==> flow/design.v <==
module k580vi53
(
	input        reset,
	input        clk_sys,
	input  [1:0] addr,
	input  [7:0] din,
	output [7:0] dout,
	input        wr,
	input        rd,
	input  [2:0] clk_timer,
	input  [2:0] gate,
	output [2:0] out,
	output [2:0] sound_active
);
wire	[7:0] dout0;
wire	[7:0]	dout1;
wire	[7:0]	dout2;
assign dout = (rd) ? dout0 & dout1 & dout2 : 8'hzz;
timer t0(reset, clk_sys, clk_timer[0], din, dout0, wr && (addr == 3) && (din[7:6] == 0), wr && (addr == 0), rd && (addr == 0), gate[0], out[0], sound_active[0]);
timer t1(reset, clk_sys, clk_timer[1], din, dout1, wr && (addr == 3) && (din[7:6] == 1), wr && (addr == 1), rd && (addr == 1), gate[1], out[1], sound_active[1]);
timer t2(reset, clk_sys, clk_timer[2], din, dout2, wr && (addr == 3) && (din[7:6] == 2), wr && (addr == 2), rd && (addr == 2), gate[2], out[2], sound_active[2]);
endmodule
module timer
(
	input        reset,
	input        clk_sys,
	input	       clk_timer,
	input	 [7:0] din,
	output [7:0] dout,
	input	       wr_cw,
	input	       wr,
	input	       rd,
	input	       gate,
	output reg   out,
	output reg   sound_active
);
reg  [7:0] q;
reg  [7:0] cw;
reg [15:0] counter;
reg [15:0] ld_count;
reg  [7:0] load;
reg        pause;
reg        stop1;
assign dout = q;
	reg [15:0] l_counter;
	reg msbw, msbr;  
	reg latched;
	reg old_wr_cw, old_wr, old_rd;
always @(posedge clk_sys) begin
	old_wr_cw <= wr_cw;
	old_wr <= wr;
	old_rd <= rd;
	if(!old_wr_cw && wr_cw) begin
		msbw <=0;
		msbr <=0;
		if(!din[5:4]) begin
			if(!latched) begin 
				latched <=1;
				l_counter <= counter;
			end
		end else begin
			cw <= din;
			latched <=0;
			stop1 <=1;
			pause<=1;
		end
	end
	if(!old_wr && wr) begin
		case(cw[5:4]) 
			1: begin  
					ld_count[7:0]  <= check(din);
					ld_count[15:8] <= 0;
					stop1  <=0;
					load  <=load + 1'd1;
					pause <=0;
				end
			2: begin  
					ld_count[7:0]  <= 0;
					ld_count[15:8] <= check(din);
					stop1  <=0;
					load  <=load + 1'd1;
					pause <=0;
				end
			default: begin  
					if(msbw) ld_count[15:8] <= check(din);
						else  ld_count[7:0]  <= check(din);
					msbw  <= ~msbw;
					pause <= ~msbw;
					if(msbw) begin
						stop1  <=0;
						load  <=load + 1'd1;
					end
				end
		endcase
	end
	if(!old_rd && rd) begin
		casex({latched, msbr, cw[5:4]})
			4'b0X01: q <=counter[7:0];
			4'b0X10: q <=counter[15:8];
			4'b0011: q <=counter[7:0];
			4'b0111: q <=counter[15:8];
			4'b1X01: begin q <=l_counter[7:0];  latched <=0; end
			4'b1X10: begin q <=l_counter[15:8]; latched <=0; end
			4'b1011: q <=l_counter[7:0];
			4'b1111: begin q <=l_counter[15:8]; latched <=0; end
		endcase
		msbr <= ~msbr;
	end
	if(!rd || reset) q <= 255;
	if(reset) begin
		stop1 <=1;
		ld_count  <=0;
		cw <= 0;
	end
end
function [15:0] minus1;
	input [15:0] value;
	begin
		if(!cw[0]) minus1 = value-1'd1;
		else begin
			minus1 = value;
			if(!minus1[3:0]) begin
				minus1[3:0] = 9;
				if(!minus1[7:4]) begin
					minus1[7:4] = 9;
					if(!minus1[11:8]) begin
						minus1[11:8] = 9;
						if(!minus1[15:12]) begin
							minus1[15:12] = 9;
						end else minus1[15:12] = minus1[15:12]-1'd1;
					end else minus1[11:8] = minus1[11:8]-1'd1;
				end else minus1[7:4] = minus1[7:4]-1'd1;
			end else minus1[3:0] = minus1[3:0]-1'd1;
		end
	end
endfunction
function [7:0] check;
	input [7:0] value;
	begin
		if(!cw[0]) check = value;
		else begin
			check[3:0] = (value[3:0]>9) ? 4'd9 : value[3:0];
			check[7:4] = (value[7:4]>9) ? 4'd9 : value[7:4];
		end;
	end
endfunction
reg  stop2;
wire stop = stop1 | stop2;
	reg  [7:0] old_load;
	reg        old_gate;
	reg start, count_en, m3state;
	reg  [7:0] stop_delay;
	reg        old_clk;
always @(posedge clk_sys) begin
	old_clk <= clk_timer;
	if(old_clk & ~clk_timer) begin
		stop2 <= stop1;
		old_load <= load;
		old_gate <= gate;
		start <= stop;
		sound_active <= (!cw[3:1] || (cw[2:1] == 2'b11)) && !stop;
		casex(cw[3:1])
			3'b000: 	if(stop) begin out <=0; count_en <=0; end
						else begin
							if(start || (old_load != load)) begin
								counter <= ld_count;
								out <=0;
								count_en <=1;
							end else if(!pause && gate) begin
								counter <= minus1(counter);
								if(counter == 1) begin 
									out <=1;
									count_en <=0;
								end
							end
						end
			3'b001: 	if(stop) begin out <=1; count_en <=0; end
						else begin
							if(!old_gate & gate) begin
								counter <= ld_count;
								out <=0;
								count_en <=1;
							end else begin
								counter <= minus1(counter);
								if((counter == 1) && count_en) begin 
									out <=1;
									count_en <=0;
								end
							end
						end
			3'bX10: 	if(stop || !gate) out <=1;
						else begin
							if(start || (!old_gate & gate) || (counter <= 1)) begin
								counter <=ld_count;
								out <=1;
							end else begin
								counter <= minus1(counter);
								if(counter == 2) out <=0;
							end
						end
			3'bX11: 	if(stop || !gate) begin out <=1; m3state <=1; end
						else begin
							if(start || (!old_gate & gate) || (counter <= 2)) begin
								counter <=ld_count;
								out <= m3state;
								m3state <= ~m3state;
							end else begin 
								counter <= !counter[0] ? minus1(minus1(counter)) : out ? minus1(counter) : minus1(minus1(minus1(counter)));
							end
						end
			3'b100: 	if(stop) begin out <=1; count_en <=0; end
						else begin
							out <=1;
							if(start) begin 
								counter  <=ld_count;
								count_en <=1;
							end else if(gate) begin
								counter <= minus1(counter);
								if((counter == 1) && count_en) begin 
									out <=0;
									count_en <=0;
								end
							end
						end
			3'b101: 	if(stop) begin out <=1; count_en <=0; end
						else begin
							out <=1;
							if(!old_gate & gate) begin
								counter <=ld_count;
								out <=1;
								count_en <=1;
							end else begin
								counter <= minus1(counter);
								if((counter == 1) && count_en) begin 
									out <=0;
									count_en <=0;
								end
							end
						end
		endcase
	end
end
endmodule
---- Reports on k580vi53 ----
What the tools print for k580vi53, step after step.
Line numbers count from 1 in the design file above.
Operators carry their Yosys type and port widths (W data, S select, Z words).
Cell names lack the library's common part.
The mark - stands for no value.
set-up
  top module .............................. k580vi53
  clock ................................... clk_sys
  cell library ............................ sky130hd
  library corner .......................... tt_025C_1v80

---- Word-level counts ----
Source: Yosys, flattened and elaborated, memories not mapped. Widths are those after wreduce. Registers that Yosys merges into a memory's read port (data or address) are not register bits. Print and check cells do not count. Equal cells are merged and count once.
storage and ports
  register bits ........................... 282
  output and inout bits ................... 14
  cells after elaboration ................. 766
operators by class
  add/subtract/negate cells ............... 48
  magnitude comparators ................... 8
  equal/unequal tests ..................... 104
  multiplexer cells ....................... 314
  bitwise operators ....................... 27
  reduce/logical cells .................... 193
operators with widths
  operator                 number
  $mux W16                 75
  $pmux W16 S5             3
  $mux W4                  53
  $mux W8                  22
  $sub A16 B1 Y16 const B  9
  $sub A4 B1 Y4 const B    36
  $logic_not A4 Y1         36
  $mux W1                  137
  $mux W12                 9
  $pmux W8 S4              3
  $pmux W8 S2              6
  $le A16 B1 Y1 const B    3
  $eq A16 B1 Y1 const B    3
  $le A16 B2 Y1 const B    3
  $eq A16 B2 Y1 const B    3
  $ne A2 B2 Y1 const B     18
  $reduce_and A2 Y1        18
  $reduce_or A2 Y1         18
  $eq A3 B3 Y1 const B     12
  $logic_and A1 B1 Y1      28
  $ne A3 B3 Y1 const B     9
  $reduce_and A9 Y1        3
  $logic_not A1 Y1         24
  $eq A2 B2 Y1 const B     12
  $reduce_bool A2 Y1       12
  $ne A4 B1 Y1 const B     6
  $ne A4 B3 Y1 const B     6
  $eq A4 B4 Y1 const B     6
Not listed: further kinds 26, cells in them 121.

---- Depth ----
Depth = most cells in a row (Yosys ltp): at word level without a register or memory, in the mapped netlist without a sequential cell, where the memories' decode and read muxes count.
depth
  depth in word-level cells ............... 31
  ABC_AREA ................................ 0
  depth in mapped cells ................... 19
  depth with buffers taken out ............ 16

---- Synthesis result ----
Yosys stat after the flow's synthesis: flattened, memories mapped to cells. It holds for the ABC_AREA given above (unset counts as 0); a run with the other value may have another netlist.
mapped netlist
  cells in the netlist .................... 2249
  mapped area ............................. 19232.2 um^2
  sequential area ......................... 7357.1 um^2
  flip-flops .............................. 282
cell types
  cell type  number
  edfxtp_1   171
  dfxtp_1    111
  nor2_1     221
  a21oi_1    159
  nand2_1    197
  mux2i_1    63
  o21ai_0    119
  xnor2_1    59
  nor3_1     97
  ha_1       37
  clkbuf_1   117
  nand3_1    84
  xor2_1     41
  a221oi_1   34
  inv_1      74
  o211ai_1   37
  and3_1     40
  nand2b_1   38
Not listed: further types 87, cells in them 550.
The figures by module come from a second, unflattened synthesis with its own total; it is not the netlist above.
second synthesis, totals
  cells (unflattened synthesis) ........... 2322
  area total of the unflattened synthesis .. 19581.3 um^2
Rows give one instance, submodules left out.
modules
  module    instances  cells  area (um^2)  sequential area (um^2)
  timer     3          768    6478.7       2452.4
  k580vi53  1          18     145.1        0.0

---- Worst setup path after synthesis ----
Path of least setup slack by OpenSTA after synthesis, without wires, with an ideal clock, recovery checks aside; 20% of the period is set as input and as output delay. Where synthesis merged equal registers, the netlist keeps one of their names.
timing path after synthesis
  path type ............................... register -> register
  start point ............................. reg t2.counter[0]
  end point ............................... reg t2.counter[14]
  period .................................. 4.78 ns
  setup time .............................. 0.272 ns
  arrival ................................. 4.171 ns
  data required time ...................... 4.508 ns
  setup slack ............................. 0.337 ns
  path delay .............................. 4.443 ns
  stages .................................. 14
  period reached after synthesis .......... 4.443 ns
"path delay" is the arrival time less input delay plus setup time.
"stages": output pins that drive a net of the path, with the launching flip-flop's if there is one; two outputs of one cell count as two.
"period reached after synthesis" is the clock period less the worst setup slack; recovery checks do not enter. This is arithmetic on one report: input and output delays are still those of the set period (20% each).
The rows between start and end are the longest chain of elaborated cells between them; the timing report does not say that the signal goes this way. Where chains are equally long, one stands for them.
A line is the first line of the expression or statement that the cell stems from. Yosys adds cells for indexed reads and writes and turns some case tables into memories.
A register here has more assigning lines than the two given.
between the ends, after synthesis
  path through ............................ edfxtp_1 clkbuf_1 inv_1 ha_1 nor3b_1 a21oi_1 a31o_2 or4_4 o31ai_1 mux2_2 nand2b_2 nor3_2 a211oi_1 or4_1
  cells in the longest elaborated chain ... 28
  elaborated cells on any way between the ends .. 61
  classes of those cells .................. 9 x add/sub; 2 x compare; 39 x mux; 11 x reduce/logical
ends and longest elaborated chain, after synthesis
  what                   RTL line  RTL
  from (decl)            39        reg [15:0] counter;
  from (assign)          166       counter <= ld_count;
  from (assign)          170       counter <= minus1(counter);
  $logic_not A4 Y1       122       if(!minus1[3:0]) begin
  $mux W12               122
  $mux W16               119       if(!cw[0]) minus1 = value-1'd1;
  $mux W16               203       if(start || (!old_gate & gate) || (counter <= 2)) begin
  $mux W16               201       3'bX11: if(stop || !gate) begin out <=1; m3state <=1; end
  $mux W16               162       casex(cw[3:1])
  $mux W16               156       if(old_clk & ~clk_timer) begin
  [13 not listed]        -
  $mux W8                124       if(!minus1[7:4]) begin
  $mux W12               122
  $mux W16               119
  $mux W16 (2 in a row)  208       counter <= !counter[0] ? minus1(minus1(counter)) : out ? minus1(counter) : minus1(minus1(minus1(counter)));
  $mux W16               203
  $mux W16               201
  $pmux W16 S5           162
  to (assign)            166
  to (assign)            170
  to (decl)              39

---- Worst path after layout ----
Path of least setup slack in the final report of run A (OpenROAD, finished layout, wires in). Where an end is a register, its clock arrival counts in the times.
timing path post-layout
  path type ............................... register -> register
  start point ............................. reg t1.counter[0]
  end point ............................... reg t1.counter[14]
  period .................................. 6.33 ns
  setup time .............................. 0.27 ns
  arrival ................................. 6.33 ns
  data required time ...................... 6.62 ns
  setup slack ............................. 0.29 ns
  stages .................................. 16
The rows between start and end are the longest chain of elaborated cells between them; the timing report does not say that the signal goes this way. Where chains are equally long, one stands for them.
A register here has more assigning lines than the two given.
between the ends, post-layout
  path through ............................ edfxtp_1 clkbuf_1 inv_1 clkbuf_2 ha_1 clkbuf_1 or4_1 o31ai_1 o31ai_1 o22ai_1 a21oi_1 a211oi_1 nand2b_1 nor3_1 nand2_1 o311ai_1
  cells in the longest elaborated chain ... 28
  elaborated cells on any way between the ends .. 61
  classes of those cells .................. 9 x add/sub; 2 x compare; 39 x mux; 11 x reduce/logical
ends and longest elaborated chain, post-layout
  what                   RTL line  RTL
  from (decl)            39        reg [15:0] counter;
  from (assign)          166       counter <= ld_count;
  from (assign)          170       counter <= minus1(counter);
  $logic_not A4 Y1       122       if(!minus1[3:0]) begin
  $mux W12               122
  $mux W16               119       if(!cw[0]) minus1 = value-1'd1;
  $mux W16               203       if(start || (!old_gate & gate) || (counter <= 2)) begin
  $mux W16               201       3'bX11: if(stop || !gate) begin out <=1; m3state <=1; end
  $mux W16               162       casex(cw[3:1])
  $mux W16               156       if(old_clk & ~clk_timer) begin
  [13 not listed]        -
  $mux W8                124       if(!minus1[7:4]) begin
  $mux W12               122
  $mux W16               119
  $mux W16 (2 in a row)  208       counter <= !counter[0] ? minus1(minus1(counter)) : out ? minus1(counter) : minus1(minus1(minus1(counter)));
  $mux W16               203
  $mux W16               201
  $pmux W16 S5           162
  to (assign)            166
  to (assign)            170
  to (decl)              39

Add stored flow runs of k580vi53

Measured data: module k580vi53, platform sky130hd, 2 stored runs of the flow under differing settings, order arbitrary. Input and output delays are each 20% of the period that was set; the output load is 0.01 pF.
"period reached": clock period set for the run, less the worst setup slack. It is reckoned from that one timing run; input and output delays stay at 20% of the period that was set.
"time used up by the worst setup path" = time allowed to the worst setup path (clock period - input delay - output delay, where it has them) - its slack; a late launch clock adds to it, a late capture clock takes from it.

---- run A ----
settings
  period_ns = 6.33
  CORE_UTILIZATION = 25
  PLACE_DENSITY = 0.46
  CELL_PAD_IN_SITES_DETAIL_PLACEMENT = 2
  GPL_TIMING_DRIVEN = 0
  GPL_ROUTABILITY_DRIVEN = 1
  MAX_ROUTING_LAYER = met5
  CAP_MARGIN = 20
  CORE_MARGIN = 2
  SLEW_MARGIN = 20
results
  standard-cell area of the final layout .. 22175.0 um^2
  synthesis area .......................... 19232.2 um^2
  period reached .......................... 6.038 ns
  full die area ........................... 79163.4 um^2
  total negative setup slack .............. 0.000 ns
  lowest setup slack ...................... 0.292 ns
  time used up by the worst setup path .... 6.04 ns
  worst path kind ......................... register -> register
  utilization after routing ............... 29.1%

---- run B ----
settings
  period_ns = 4.8
  CORE_UTILIZATION = 69
  CAP_MARGIN = 20
  CORE_MARGIN = 2
  SLEW_MARGIN = 20
results
  standard-cell area of the final layout .. 20928.8 um^2
  synthesis area .......................... 19232.2 um^2
  period reached .......................... 4.508 ns
  full die area ........................... 29223.9 um^2
  total negative setup slack .............. 0.000 ns
  lowest setup slack ...................... 0.292 ns
  time used up by the worst setup path .... 4.51 ns
  worst path kind ......................... register -> register
  utilization after routing ............... 75.7%
