==> flow/design.v <==
module keyboard (
		input        reset,
		input        clk,
		input [10:0] ps2_key,			
		input  [3:0] column,
		output [4:0] row,
      output [4:0] kbd_soundvolume,
		output kbd_nmi,
		output reg kbd_hardreset
);
wire pressed = ps2_key[9];
wire  input_strobe = ~ps2_key[8];
wire extended = ps2_key[8];
wire [7:0] code = ps2_key[7:0];	
reg [4:0]keys[14:0];
wire shift;
reg shiftL;
reg shiftR;
reg shiftExtra;  
assign shift = shiftExtra & (shiftL & shiftR);
reg ctrlR;
reg ctrlL;
wire ctrl;
assign ctrl = ctrlR & ctrlL;
reg altR;
reg altL;
wire alt;
assign alt = altR & altL;
assign row = { keys[column][0], keys[column][2], keys[column][4], keys[column][1], keys[column][3] };
reg old_stb;
reg old_reset = 0;
reg [7:0] soundvolume;
reg mute;
reg [8:0] kbd_nmi_clk = 8'h00;
assign kbd_nmi = (kbd_nmi_clk == 8'h00);
assign kbd_soundvolume = (mute) ? 4'h0 : soundvolume;
initial begin   
   kbd_hardreset <= 1;
end
always @(posedge clk) 
begin
	old_stb <= ps2_key[10];
	old_reset <= reset;
   if (~(kbd_nmi_clk == 8'h00))
      kbd_nmi_clk <= kbd_nmi_clk - 8'd1;
	if(~old_reset & reset)
	begin
		keys[00] <= 5'b11111;
		keys[01] <= 5'b11111;
		keys[02] <= 5'b11111;
		keys[03] <= 5'b11111;
		keys[04] <= 5'b11111;
		keys[05] <= 5'b11111;
		keys[06] <= 5'b11111;
		keys[07] <= 5'b11111;
		keys[08] <= 5'b11111;
		keys[09] <= 5'b11111;
		keys[10] <= 5'b11111;
		keys[11] <= 5'b11111;
		keys[12] <= 5'b11111;
		keys[13] <= 5'b11111;
		keys[14] <= 5'b11111;
		shiftL <= 1;
		shiftR <= 1;
		shiftExtra <= 1;
		ctrlR <= 1;
		ctrlL <= 1;
		altR <= 1;
		altL <= 1;
		kbd_nmi_clk <= 8'h00;
		kbd_hardreset <= 1;
      soundvolume <= 8'h8;
      mute <= 4'h0;
      kbd_nmi_clk <= 8'hFF;
	end
	keys[02][0] <= alt;  
	keys[07][0] <= ctrl;  
	keys[04][0] <= shift;
	if(old_stb != ps2_key[10]) 
	begin		
		if (extended) 
		begin
			case(code)
				8'h6b : keys[08][1] <= ~pressed;  
				8'h74 : keys[08][0] <= ~pressed;  
				8'h75 : keys[07][4] <= ~pressed;  
				8'h72 : keys[08][4] <= ~pressed;  
				8'h5a : keys[05][0] <= ~pressed;  
				8'h14 : ctrlR <= ~pressed;  
				8'h11 : altR <= ~pressed;   
            8'h23 : if (pressed)        
                        mute <= ~mute;
            8'h21 : if (pressed & ~(soundvolume == 4'h0))  
                        soundvolume <= soundvolume - 4'd1;
            8'h32 : if (pressed & ~(soundvolume == 4'hF))  
                        soundvolume <= soundvolume + 4'd1;                        
				8'h71 : if (~(ctrl | alt) | ~kbd_nmi)  
					kbd_nmi_clk <= 8'h0F;
			endcase	
		end
		else
		begin
			case(code)       
				8'h14 : ctrlL <= ~pressed;  
				8'h11 : altL <= ~pressed;   
				8'h66 : if (~(ctrl | alt) | ~kbd_hardreset)  
					kbd_hardreset <= ~pressed;	
				8'h15 : keys[00][0] <= ~pressed;  
				8'h24 : keys[00][1] <= ~pressed;  
				8'h2c : keys[00][2] <= ~pressed;  
				8'h2d : keys[00][3] <= ~pressed;  
				8'h1d : keys[00][4] <= ~pressed;  
				8'h1c : keys[01][0] <= ~pressed;  
				8'h23 : keys[01][1] <= ~pressed;  
				8'h34 : keys[01][2] <= ~pressed;  
				8'h2b : keys[01][3] <= ~pressed;  
				8'h1b : keys[01][4] <= ~pressed;  
				8'h59: shiftR <= ~pressed;  
				8'h12: shiftL <= ~pressed;  
				8'h22 : keys[02][1] <= ~pressed;  
				8'h2a : keys[02][2] <= ~pressed;  
				8'h21 : keys[02][3] <= ~pressed;  
				8'h1a : keys[02][4] <= ~pressed;  
				8'h29 : keys[03][3] <= ~pressed;  
				8'h0D : keys[04][1] <= ~pressed;  
				8'h58 : keys[04][4] <= ~pressed;  
			endcase
			case(code)       				
				8'h3a : keys[07][1] <= ~pressed;  
				8'h32 : keys[07][2] <= ~pressed;  
				8'h31 : keys[07][3] <= ~pressed;  
				8'h5a : keys[05][0] <= ~pressed;  
				8'h42 : keys[05][1] <= ~pressed;  
				8'h33 : keys[05][2] <= ~pressed;  
				8'h3b : keys[05][3] <= ~pressed;  
				8'h4b : keys[05][4] <= ~pressed;  
				8'h4d : keys[06][0] <= ~pressed;  
				8'h43 : keys[06][1] <= ~pressed;  
				8'h35 : keys[06][2] <= ~pressed;  
				8'h3c : keys[06][3] <= ~pressed;  
				8'h44 : keys[06][4] <= ~pressed;  
			endcase
		end
	end	
end 
endmodule  
**Step by step through the tools: keyboard**

What the tools print for keyboard, step after step.
Line numbers count from 1 in the design file above.
Library cell names are shortened.
The mark - stands for no value.

- Top module: keyboard
- Clock input: clk
- Standard-cell library: sky130hd
- Library corner: tt_025C_1v80

**Word level**

Source: Yosys, flattened and elaborated. Widths are those after wreduce; folded enables and synchronous resets count as part of the registers. Registers that Yosys merges into a memory's read port (data or address) are not register bits. Print and check cells do not count. Equal cells are merged and count once.

- Mux-type cells: 183
- Equality and inequality tests: 56
- Add/sub/neg operators: 3
- Bitwise logic cells: 17
- Reduce/logical cells: 4

Operators by type and width:

| cell | number |
|---|---|
| 2-to-1 mux 1 bit | 169 |
| equality test 8 x 6 -> 1 bit (second input constant) | 17 |
| equality test 8 x 7 -> 1 bit (second input constant) | 14 |
| equality test 8 x 5 -> 1 bit (second input constant) | 8 |
| 2-to-1 mux 9 bit | 6 |
| case mux 5 bit (select 10 bit) | 1 |
| 2-to-1 mux 8 bit | 5 |
| equality test 4 bit (second input constant) | 7 |
| equality test 4 x 3 -> 1 bit (second input constant) | 4 |
| equality test 8 x 4 -> 1 bit (second input constant) | 2 |
| case mux 8 bit (select 2 bit) | 1 |
| subtractor 9 x 1 -> 9 bit (second input constant) | 1 |
| zero test 9 bit | 1 |
| NOT 1 bit | 8 |
| equality test 4 x 2 -> 1 bit (second input constant) | 2 |
| adder 8 x 1 -> 8 bit (second input constant) | 1 |
| subtractor 8 x 1 -> 8 bit (second input constant) | 1 |
| zero test 8 bit | 1 |
| bitwise AND 1 bit | 6 |
| OR reduction 6 bit | 1 |
| 2-to-1 mux 5 bit | 1 |
| equality test 4 x 1 -> 1 bit (second input constant) | 1 |
| zero test 4 bit | 1 |
| bitwise OR 1 bit | 3 |
| inequality test 1 bit | 1 |

- Output and inout port bits: 12
- Word-level cells: 284
- Register bits after elaboration: 64
- Input bits: 17

**Logic depth**

Depth = most cells in a row (Yosys ltp): at word level without a register or memory, in the mapped netlist without a sequential cell, where the memories' decode and read muxes count.

- Depth after elaboration: 8
- ABC_AREA: 0
- Depth in mapped cells: 8
- Depth with buffers taken out: 8

**Mapped cells and area**

The flow's flattened synthesis, as Yosys stat reports it; memories are mapped. The netlist is that of the ABC_AREA named above (0 if unset); the other value can give another one.
Totals and module areas in this step are rounded.

Cell types:

| cell type | number | total area (µm²) |
|---|---|---|
| dfxtp_1 | 64 | 1.28E+03 |
| o31ai_1 | 26 | 195.187 |
| o22ai_1 | 26 | 162.656 |
| a21oi_1 | 22 | 110.106 |
| nand2_1 | 29 | 108.854 |
| nor2_1 | 29 | 108.854 |
| clkbuf_1 | 24 | 90.086 |
| nor3_1 | 17 | 85.082 |
| mux2i_1 | 8 | 80.077 |
| nand3_1 | 16 | 80.077 |
| nor2b_1 | 12 | 75.072 |
| nor4b_4 | 3 | 71.318 |
| o21ai_0 | 14 | 70.067 |
| mux4_2 | 3 | 67.565 |
| ha_1 | 5 | 62.56 |
| xor2_1 | 6 | 52.55 |
| nand2b_1 | 8 | 50.048 |
| and2_1 | 7 | 43.792 |

Other cell types: 46; their cells: 107.

- Area of sequential cells: 1300 µm²
- Flip-flops: 64
- Buffer cells: 33
- Standard cells after synthesis: 426
- Cell area after synthesis: 3600 µm²

**Worst setup path after synthesis**

OpenSTA on the mapped netlist: ideal clock, no wires. The path of least setup slack (recovery checks aside). Input and output delay are each 20% of the period. Register names are those of the netlist, which keeps one name where synthesis merged equal registers.

- Path kind: input to output
- Start point: input column[0]
- End point: output row[2]
- Arrival: 1.923 ns
- External input delay: 0.656 ns
- Path delay: 1.267 ns
- Period: 3.28 ns
- External output delay: 0.656 ns
- Launch time at the first pin: 0.656 ns
- Data required time: 2.624 ns
- Path buffers: 1
- Setup slack: 0.701 ns
- Stages: 6
- Synthesis period reached: 2.579 ns

"path delay" is the arrival time less input delay plus setup time.
At an output port there is no setup time.
"stages" counts driving pins, that of a launching flip-flop among them; a cell with two outputs on the path counts twice.
"synthesis period reached" = period - worst setup slack (recovery checks aside). The figure is calculated, with input and output delays left at 20% of the set period.
Between the ends stands the longest chain of elaborated cells between them, by number of cells; it is not shown to be the way that was timed. Of several equally long chains one is given.
Each line given opens the expression or statement behind the cell; cells for indexed reads and writes are added by Yosys, which also makes memories of some case tables.

- Path through: clkbuf_1 > mux4_2 > and2_1 > a31oi_1 > o21ai_0 > o21a_1
- Cells in the longest elaborated chain: 3
- Elaborated cells between the ends (all ways): 17
- Source lines of those cells: 1
- Those cells by class: eq/ne: 14; mux: 1; reduce/logical: 2

Ends and longest elaborated chain, post-synthesis:

| element | line | source |
|---|---|---|
| start, declared | 5 | `input [3:0] column,` |
| equality test 4 bit | 29 | `assign row = { keys[column][0], keys[column][2], keys[column][4], keys[column][1], keys[column][3] };` |
| OR reduction 6 bit | - |  |
| case mux 5 bit (select 10 bit) | 29 |  |
| end, declared | 6 | `output [4:0] row,` |

**Timing after layout**

Path of least setup slack in the final report of flow run 1 (OpenROAD, finished layout, wires in). Where an end is a register, its clock arrival counts in the times.

- Path kind: input to output
- Start point: input column[3]
- End point: output row[3]
- Launch time at the first pin: 0.72 ns
- External output delay: 0.72 ns
- Data required time: 2.88 ns
- External input delay: 0.72 ns
- Period: 3.6 ns
- Setup slack: 0.37 ns
- Arrival: 2.51 ns
- Stages: 5
- Path buffers: 2

Between the ends stands the longest chain of elaborated cells between them, by number of cells; it is not shown to be the way that was timed. Of several equally long chains one is given.

- Path through: clkdlybuf4s50_1 > inv_1 > a21boi_1 > o32a_1 > clkdlybuf4s50_1
- Cells in the longest elaborated chain: 3
- Elaborated cells between the ends (all ways): 17
- Source lines of those cells: 1
- Those cells by class: eq/ne: 14; mux: 1; reduce/logical: 2

Ends and longest elaborated chain, post-layout:

| element | line | source |
|---|---|---|
| start, declared | 5 | `input [3:0] column,` |
| equality test 4 bit | 29 | `assign row = { keys[column][0], keys[column][2], keys[column][4], keys[column][1], keys[column][3] };` |
| OR reduction 6 bit | - |  |
| case mux 5 bit (select 10 bit) | 29 |  |
| end, declared | 6 | `output [4:0] row,` |

## Implementation results

Record of 2 stored runs of the RTL-to-layout flow on keyboard, platform sky130hd. The runs are unordered. Constraints: input delay and output delay 20% of the set period each, output load 0.01 pF.
By "achieved period" is meant the clock period of the run minus its worst setup slack. This is arithmetic on one report: input and output delays are still those of the set period (20% each).
"time used up by the worst setup path" = time allowed to the worst setup path (clock period - input delay - output delay, where it has them) - its slack; a late launch clock adds to it, a late capture clock takes from it.
"power" rests on the timing tool's default activity at the inputs, not on a simulated workload.
Measured values are rounded.

### Flow run 1

Settings: `period_ns=3.6`, `CORE_UTILIZATION=36`, `SETUP_SLACK_MARGIN=0.18`, `PLACE_DENSITY=0.85`, `TNS_END_PERCENT=85`, `ABC_AREA=0`, `GPL_TIMING_DRIVEN=1`, `SLEW_MARGIN=5`, `CAP_MARGIN=20`, `CORE_MARGIN=2`

- Total negative slack on setup checks: 0.000 ns
- Time used up by the worst setup path: 1.79 ns
- Worst setup path type: input to output
- Achieved period: 3.230 ns
- Worst hold slack in the final report: 0.47 ns
- Power: 1600 µW
- Full die area: 11000 µm²
- Chip area after synthesis (Yosys): 3600 µm²
- Utilization after routing: 0.43
- Setup slack of the critical path: 0.37 ns
- Standard-cell area after layout: 4200 µm²

### Flow run 2

Settings: `period_ns=3.55`, `CORE_UTILIZATION=38`, `SETUP_SLACK_MARGIN=-0.03`, `PLACE_DENSITY_LB_ADDON=0.15`, `ABC_AREA=1`, `CAP_MARGIN=25`, `MIN_ROUTING_LAYER=met1`, `MAX_ROUTING_LAYER=met4`, `CORE_MARGIN=2`, `SLEW_MARGIN=20`

- Utilization after routing: 0.46
- Achieved period: 3.407 ns
- Worst hold slack in the final report: 0.44 ns
- Standard-cell area after layout: 4500 µm²
- Power: 1700 µW
- Time used up by the worst setup path: 1.99 ns
- Worst setup path type: input to output
- Chip area after synthesis (Yosys): 3800 µm²
- Full die area: 11000 µm²
- Setup slack of the critical path: 0.14 ns
- Total negative slack on setup checks: 0.000 ns
