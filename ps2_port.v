==> flow/design.v <==
`timescale 1ns / 1ps
 `default_nettype none
module ps2_port (
    input wire clk,   
    input wire enable_rcv,   
    input wire kb_or_mouse,   
    input wire ps2clk_ext,
    input wire ps2data_ext,
    output wire kb_interrupt,   
    output reg [7:0] scancode,  
    output wire released,   
    output wire extended   
    );
    reg [7:0] key = 8'h00;
    reg [1:0] ps2clk_synchr;
    reg [1:0] ps2dat_synchr;
    wire ps2clk = ps2clk_synchr[1];
    wire ps2data = ps2dat_synchr[1];
    always @(posedge clk) begin
        ps2clk_synchr[0] <= ps2clk_ext;
        ps2clk_synchr[1] <= ps2clk_synchr[0];
        ps2dat_synchr[0] <= ps2data_ext;
        ps2dat_synchr[1] <= ps2dat_synchr[0];
    end
    reg [15:0] negedgedetect = 16'h0000;
    always @(posedge clk) begin
        negedgedetect <= {negedgedetect[14:0], ps2clk};
    end
    wire ps2clkedge = (negedgedetect == 16'hF000)? 1'b1 : 1'b0;
    wire paritycalculated = ^key;
    reg [15:0] timeoutcnt = 16'h0000;
    reg [1:0] state = 2'b00;
    reg [1:0] regextended = 2'b00;
    reg [1:0] regreleased = 2'b00;
    reg rkb_interrupt = 1'b0;
    assign released = regreleased[1];
    assign extended = regextended[1];
    assign kb_interrupt = rkb_interrupt;
    always @(posedge clk) begin
        if (rkb_interrupt == 1'b1) begin
            rkb_interrupt <= 1'b0;
        end
        if (ps2clkedge && enable_rcv) begin
            timeoutcnt <= 16'h0000;
            case (state)
                2'b00: begin
                    if (ps2data == 1'b0) begin
                        state <= 2'b01;
                        key <= 8'h80;
                    end
                end
                2'b01: begin
                    key <= {ps2data, key[7:1]};
                    if (key[0] == 1'b1) begin
                        state <= 2'b10;
                    end
                end
                2'b10: begin
                    if (ps2data^paritycalculated == 1'b1) begin
                        state <= 2'b11;
                    end
                    else begin
                        state <= 2'b00;
                    end
                end
                2'b11: begin
                    state <= 2'b00;                
                    if (ps2data == 1'b1) begin                        
                        scancode <= key;
                        if (kb_or_mouse == 1'b1) begin
                            rkb_interrupt <= 1'b1;   
                        end
                        else begin
                            if (key == 8'hE0) begin
                                regextended <= 2'b01;
                            end
                            else if (key == 8'hF0) begin
                                regreleased <= 2'b01;
                            end
                            else begin
                                regextended <= {regextended[0], 1'b0};
                                regreleased <= {regreleased[0], 1'b0};
                                rkb_interrupt <= 1'b1;
                            end
                        end
                    end
                end    
                default: state <= 2'b00;
            endcase
        end           
        else begin
            timeoutcnt <= timeoutcnt + 1;
            if (timeoutcnt == 16'hFFFF) begin
                state <= 2'b00;
            end
        end
    end
endmodule
module ps2_host_to_kb (
    input wire clk,           
    inout wire ps2clk_ext,
    inout wire ps2data_ext,
    input wire [7:0] data,
    input wire dataload,
    output wire ps2busy,
    output wire ps2error
    );
    reg busy = 1'b0;
    reg error = 1'b0;
    assign ps2busy = busy;
    assign ps2error = error;
    reg [1:0] ps2clk_synchr;
    reg [1:0] ps2dat_synchr;
    wire ps2clk = ps2clk_synchr[1];
    wire ps2data_in = ps2dat_synchr[1];
    always @(posedge clk) begin
        ps2clk_synchr[0] <= ps2clk_ext;
        ps2clk_synchr[1] <= ps2clk_synchr[0];
        ps2dat_synchr[0] <= ps2data_ext;
        ps2dat_synchr[1] <= ps2dat_synchr[0];
    end
    reg [15:0] edgedetect = 16'h0000;
    always @(posedge clk) begin
        edgedetect <= {edgedetect[14:0], ps2clk};
    end
    wire ps2clknedge = (edgedetect == 16'hF000)? 1'b1 : 1'b0;
    wire ps2clkpedge = (edgedetect == 16'h0FFF)? 1'b1 : 1'b0;
    reg [15:0] timeoutcnt = 16'h0000;
    reg [2:0] state = 3'b110;
    reg [7:0] shiftreg = 8'h00;
    reg [2:0] cntbits = 3'd0;
    reg [7:0] rdata = 8'h00;
    wire paritycalculated = ~(^rdata);
    always @(posedge clk) begin
        if (dataload) begin
            rdata <= data;
            busy <= 1'b1;
            error <= 1'b0;
            timeoutcnt <= 16'h0000;
            state <= 3'b000;
        end
        if (!ps2clknedge) begin
            timeoutcnt <= timeoutcnt + 1;
            if (timeoutcnt == 16'hFFFF && state != 3'b110) begin
                error <= 1'b1;
                state <= 3'b110;
            end
        end
        case (state)
            3'b000: begin   
                if (timeoutcnt >= 16'd40000) begin
                    state <= 3'b001;
                    shiftreg <= rdata;
                    cntbits <= 3'd0;
                    timeoutcnt <= 16'h0000;
                end
            end
            3'b001: begin
                if (ps2clknedge) begin
                    state <= 3'b010;
                    timeoutcnt <= 16'h0000;
                end
            end
            3'b010: begin
                if (ps2clknedge) begin
                    timeoutcnt <= 16'h0000;
                    shiftreg <= {1'b0, shiftreg[7:1]};
                    cntbits <= cntbits + 1;
                    if (cntbits == 3'd7)
                        state <= 3'b011;
                end
            end
            3'b011: begin
                if (ps2clknedge) begin
                    state <= 3'b101;
                    timeoutcnt <= 16'h0000;
                end
            end
            3'b101: begin
                if (ps2clknedge) begin
                    state <= 3'b100;
                    timeoutcnt <= 16'h0000;
                end
            end        
            3'b100: begin
                if (ps2clknedge) begin
                    state <= 3'b110;
                    timeoutcnt <= 16'h0000;
                end
            end
            3'b110: begin
                busy <= 1'b0;
                timeoutcnt <= 16'h0000;
            end
            default: begin
                timeoutcnt <= timeoutcnt + 1;
                if (timeoutcnt == 16'hFFFF && state != 3'b110) begin
                    error <= 1'b1;
                    state <= 3'b110;
                end
            end
        endcase              
    end
    assign ps2data_ext = (state == 3'b000 || state == 3'b001)    ? 1'b0 :
                         (state == 3'b010 && shiftreg[0] == 1'b0)        ? 1'b0 :
                         (state == 3'b011 && paritycalculated == 1'b0) ? 1'b0 :  
                                                                              1'bZ;   
    assign ps2clk_ext = (state == 3'b000)                              ? 1'b0 :
                                                                              1'bZ;
endmodule
From RTL to reports: ps2_host_to_kb
The steps from the RTL of ps2_host_to_kb to its reports follow in flow order.
Lines are those of the file above, counted from 1.
Cell names lack the library's common part.
A cell with -- has no value.

set-up
  design top = ps2_host_to_kb
  clock input = clk
  standard-cell library = sky130hd
  corner = tt_025C_1v80

Word level
Counts by Yosys on the flattened word-level netlist (proc, flatten, opt, wreduce; memories kept). Register bits leave out memories and registers merged into their read ports (data or address). Print and check cells are left out. Cells with the same type and inputs are merged into one.

storage and ports
  elaborated cells = 68
  output and inout bits = 4
  bits in registers = 58

cells by class
  bitwise operators = 1
  reduce/logical cells = 10
  order comparisons = 1
  equal/unequal tests = 12
  $add $sub $neg = 2
  mux-type cells = 33

operator list
  kind                                                            number
  16-bit 2-to-1 mux                                               4
  16-bit parallel mux with 3-bit select                           1
  3-bit 2-to-1 mux                                                13
  16-bit equality test with constant B                            2
  3-bit parallel mux with 7-bit select                            1
  16-bit by 1-bit adder with 16-bit output with constant B        1
  16-bit greater-or-equal comparator with constant B              1
  8-bit parallel mux with 2-bit select                            1
  8-bit 2-to-1 mux                                                2
  3-bit equality test with constant B                             4
  1-bit 2-to-1 mux                                                10
  8-bit parity                                                    1
  7-bit OR reduction                                              1
  3-bit by 2-bit equality test with 1-bit output with constant B  2
  3-bit parallel mux with 2-bit select                            1
  5-bit OR reduction                                              1
  2-bit != test with constant B                                   2
  1-bit logical AND                                               3
  3-bit by 1-bit adder with 3-bit output with constant B          1
  3-bit by 1-bit equality test with 1-bit output with constant B  1
  3-bit != test with constant B                                   1
  3-bit zero test                                                 1
  3-bit AND reduction                                             1
  2-bit nonzero test                                              1
  1-bit logical OR                                                1
  1-bit NOT                                                       1

Logic depth
Yosys ltp: most cells in a row. Word level: on the elaborated netlist, between registers, memories and ports. Mapped: between sequential cells and ports; inverters and the memories' decode and read muxes count.

logic depth
  depth in word-level cells = 7
  ABC_AREA = 0
  depth in mapped cells = 5

Mapped cells and area
The flow's flattened synthesis, as Yosys stat reports it; memories are mapped. The netlist is that of the ABC_AREA named above (0 if unset); the other value can give another one.
Totals and module areas in this step are rounded.

cell types
  cell     number  total area (um^2)
  dfxtp_1  21      420.403
  xnor2_1  13      113.859
  nor2_1   16      60.058
  nor4_1   6       37.536
  inv_1    9       33.782
  nor2_2   5       31.28
  nand3_2  3       30.029
  ha_1     2       25.024
  nand2_1  5       18.768
  nand4_1  3       18.768
  buf_4    2       15.014
  nand4_2  1       12.512
  buf_6    1       11.261
  a21bo_2  1       10.01
  a21oi_1  2       10.01
  nand3_1  2       10.01
  nor3_1   2       10.01
  nor3_2   1       10.01

Other cell types: 9; their cells: 9.

mapped netlist
  standard cells after synthesis = 104
  synthesis area = 939.7 um^2
  area of sequential cells = 420.4 um^2
  flip-flop cells = 21
  buffer cells = 3

Worst setup path after synthesis
Path of least setup slack by OpenSTA after synthesis, without wires, with an ideal clock, recovery checks aside; 20% of the period is set as input and as output delay. Where synthesis merged equal registers, the netlist keeps one of their names.

timing path after synthesis
  path type = register -> register
  from = reg timeoutcnt[0]
  to = reg state[0]
  driving pins on the path = 6
  clock period = 1.4 ns
  path delay = 1.449 ns
  path buffers = 0
  slack = -0.048 ns
  required time = 1.284 ns
  data arrival time = 1.333 ns
  library setup time = 0.116 ns
  period reached after synthesis = 1.448 ns

"path delay" = arrival - input delay + setup time.
"driving pins on the path" counts driving pins, that of a launching flip-flop among them; a cell with two outputs on the path counts twice.
"period reached after synthesis" = period - worst setup slack (recovery checks aside). The figure is calculated, with input and output delays left at 20% of the set period.
Between the ends stands the longest chain of elaborated cells between them, by number of cells; it is not shown to be the way that was timed. Of several equally long chains one is given.
A line is the first line of the expression or statement that the cell stems from. Yosys adds cells for indexed reads and writes and turns some case tables into memories.
A register here has more assigning lines than the two given.

on the way, after synthesis
  cells stage by stage = dfxtp_1 ha_1 nand3_2 nor3_2 nand4_1 a31o_1
  cells in the longest elaborated chain = 7

RTL lines, path after synthesis
  element                               RTL line  text
  start: declaration                    128       reg [15:0] timeoutcnt = 16'h0000;
  start: assignment                     143       timeoutcnt <= timeoutcnt + 1;
  start: assignment                     196       timeoutcnt <= timeoutcnt + 1;
  16-bit equality test                  144       if (timeoutcnt == 16'hFFFF && state != 3'b110) begin
  1-bit logical AND                     144
  3-bit 2-to-1 mux                      144
  3-bit 2-to-1 mux                      142       if (!ps2clknedge) begin
  3-bit 2-to-1 mux                      169       if (cntbits == 3'd7)
  3-bit 2-to-1 mux                      165       if (ps2clknedge) begin
  3-bit parallel mux with 7-bit select  149       case (state)
  end: assignment                       146       state <= 3'b110;
  end: assignment                       152       state <= 3'b001;
  end: declaration                      129       reg [2:0] state = 3'b110;

Timing after layout
Path of least setup slack in the final report of run B (OpenROAD, finished layout, wires in). Where an end is a register, its clock arrival counts in the times.

timing path after layout
  path type = register -> register
  from = reg timeoutcnt[1]
  to = reg state[1]
  path buffers = 1
  slack = -0.51 ns
  driving pins on the path = 7
  clock period = 0.9 ns
  data arrival time = 1.60 ns
  library setup time = 0.06 ns
  required time = 1.09 ns

Between the ends stands the longest chain of elaborated cells between them, by number of cells; it is not shown to be the way that was timed. Of several equally long chains one is given.
A register here has more assigning lines than the two given.

on the way, after layout
  cells stage by stage = dfxtp_4 ha_4 nand3_4 nor3_4 nand4_1 buf_4 a21oi_2
  cells in the longest elaborated chain = 7

RTL lines, path after layout
  element                               RTL line  text
  start: declaration                    128       reg [15:0] timeoutcnt = 16'h0000;
  start: assignment                     143       timeoutcnt <= timeoutcnt + 1;
  start: assignment                     196       timeoutcnt <= timeoutcnt + 1;
  16-bit equality test                  144       if (timeoutcnt == 16'hFFFF && state != 3'b110) begin
  1-bit logical AND                     144
  3-bit 2-to-1 mux                      144
  3-bit 2-to-1 mux                      142       if (!ps2clknedge) begin
  3-bit 2-to-1 mux                      169       if (cntbits == 3'd7)
  3-bit 2-to-1 mux                      165       if (ps2clknedge) begin
  3-bit parallel mux with 7-bit select  149       case (state)
  end: assignment                       146       state <= 3'b110;
  end: assignment                       152       state <= 3'b001;
  end: declaration                      129       reg [2:0] state = 3'b110;

FLOW RESULTS
============

Record of 2 stored runs of the RTL-to-layout flow on ps2_host_to_kb, platform sky130hd. The runs are unordered. Constraints: input delay and output delay 20% of the set period each, output load 0.01 pF.
"total power of the final layout": no workload was simulated; the value follows from the tool's default switching activity.
Results are given in rounded form.
Among the settings, -- means not set for that run.
Among the results, -- means that no value is shown for the run.

item                                   run A  run B
period_ns                              2.58   0.9
CORE_UTILIZATION                       63     37
SETUP_SLACK_MARGIN                     -0.06  --
PLACE_DENSITY_LB_ADDON                 0.12   0.26
HOLD_SLACK_MARGIN                      -0.01  --
CORE_ASPECT_RATIO                      0.6    0.54
CORE_MARGIN                            6      2
CELL_PAD_IN_SITES_GLOBAL_PLACEMENT     3      --
GPL_ROUTABILITY_DRIVEN                 0      1
CTS_CLUSTER_SIZE                       33     77
CTS_CLUSTER_DIAMETER                   310    --
CAP_MARGIN                             5      20
SLEW_MARGIN                            10     35
TNS_END_PERCENT                        --     25
GPL_TIMING_DRIVEN                      --     1
MIN_ROUTING_LAYER                      --     met1
netlist area reported by Yosys (um^2)  --     939.7
total die area (um^2)                  --     2978
std-cell area (final layout) (um^2)    --     1385
worst setup slack after layout (ns)    --     -0.509
worst hold slack after layout (ns)     --     0.463
total power of the final layout (mW)   --     2.599

Run A: no final report: floorplanning broke off with PDN-0185
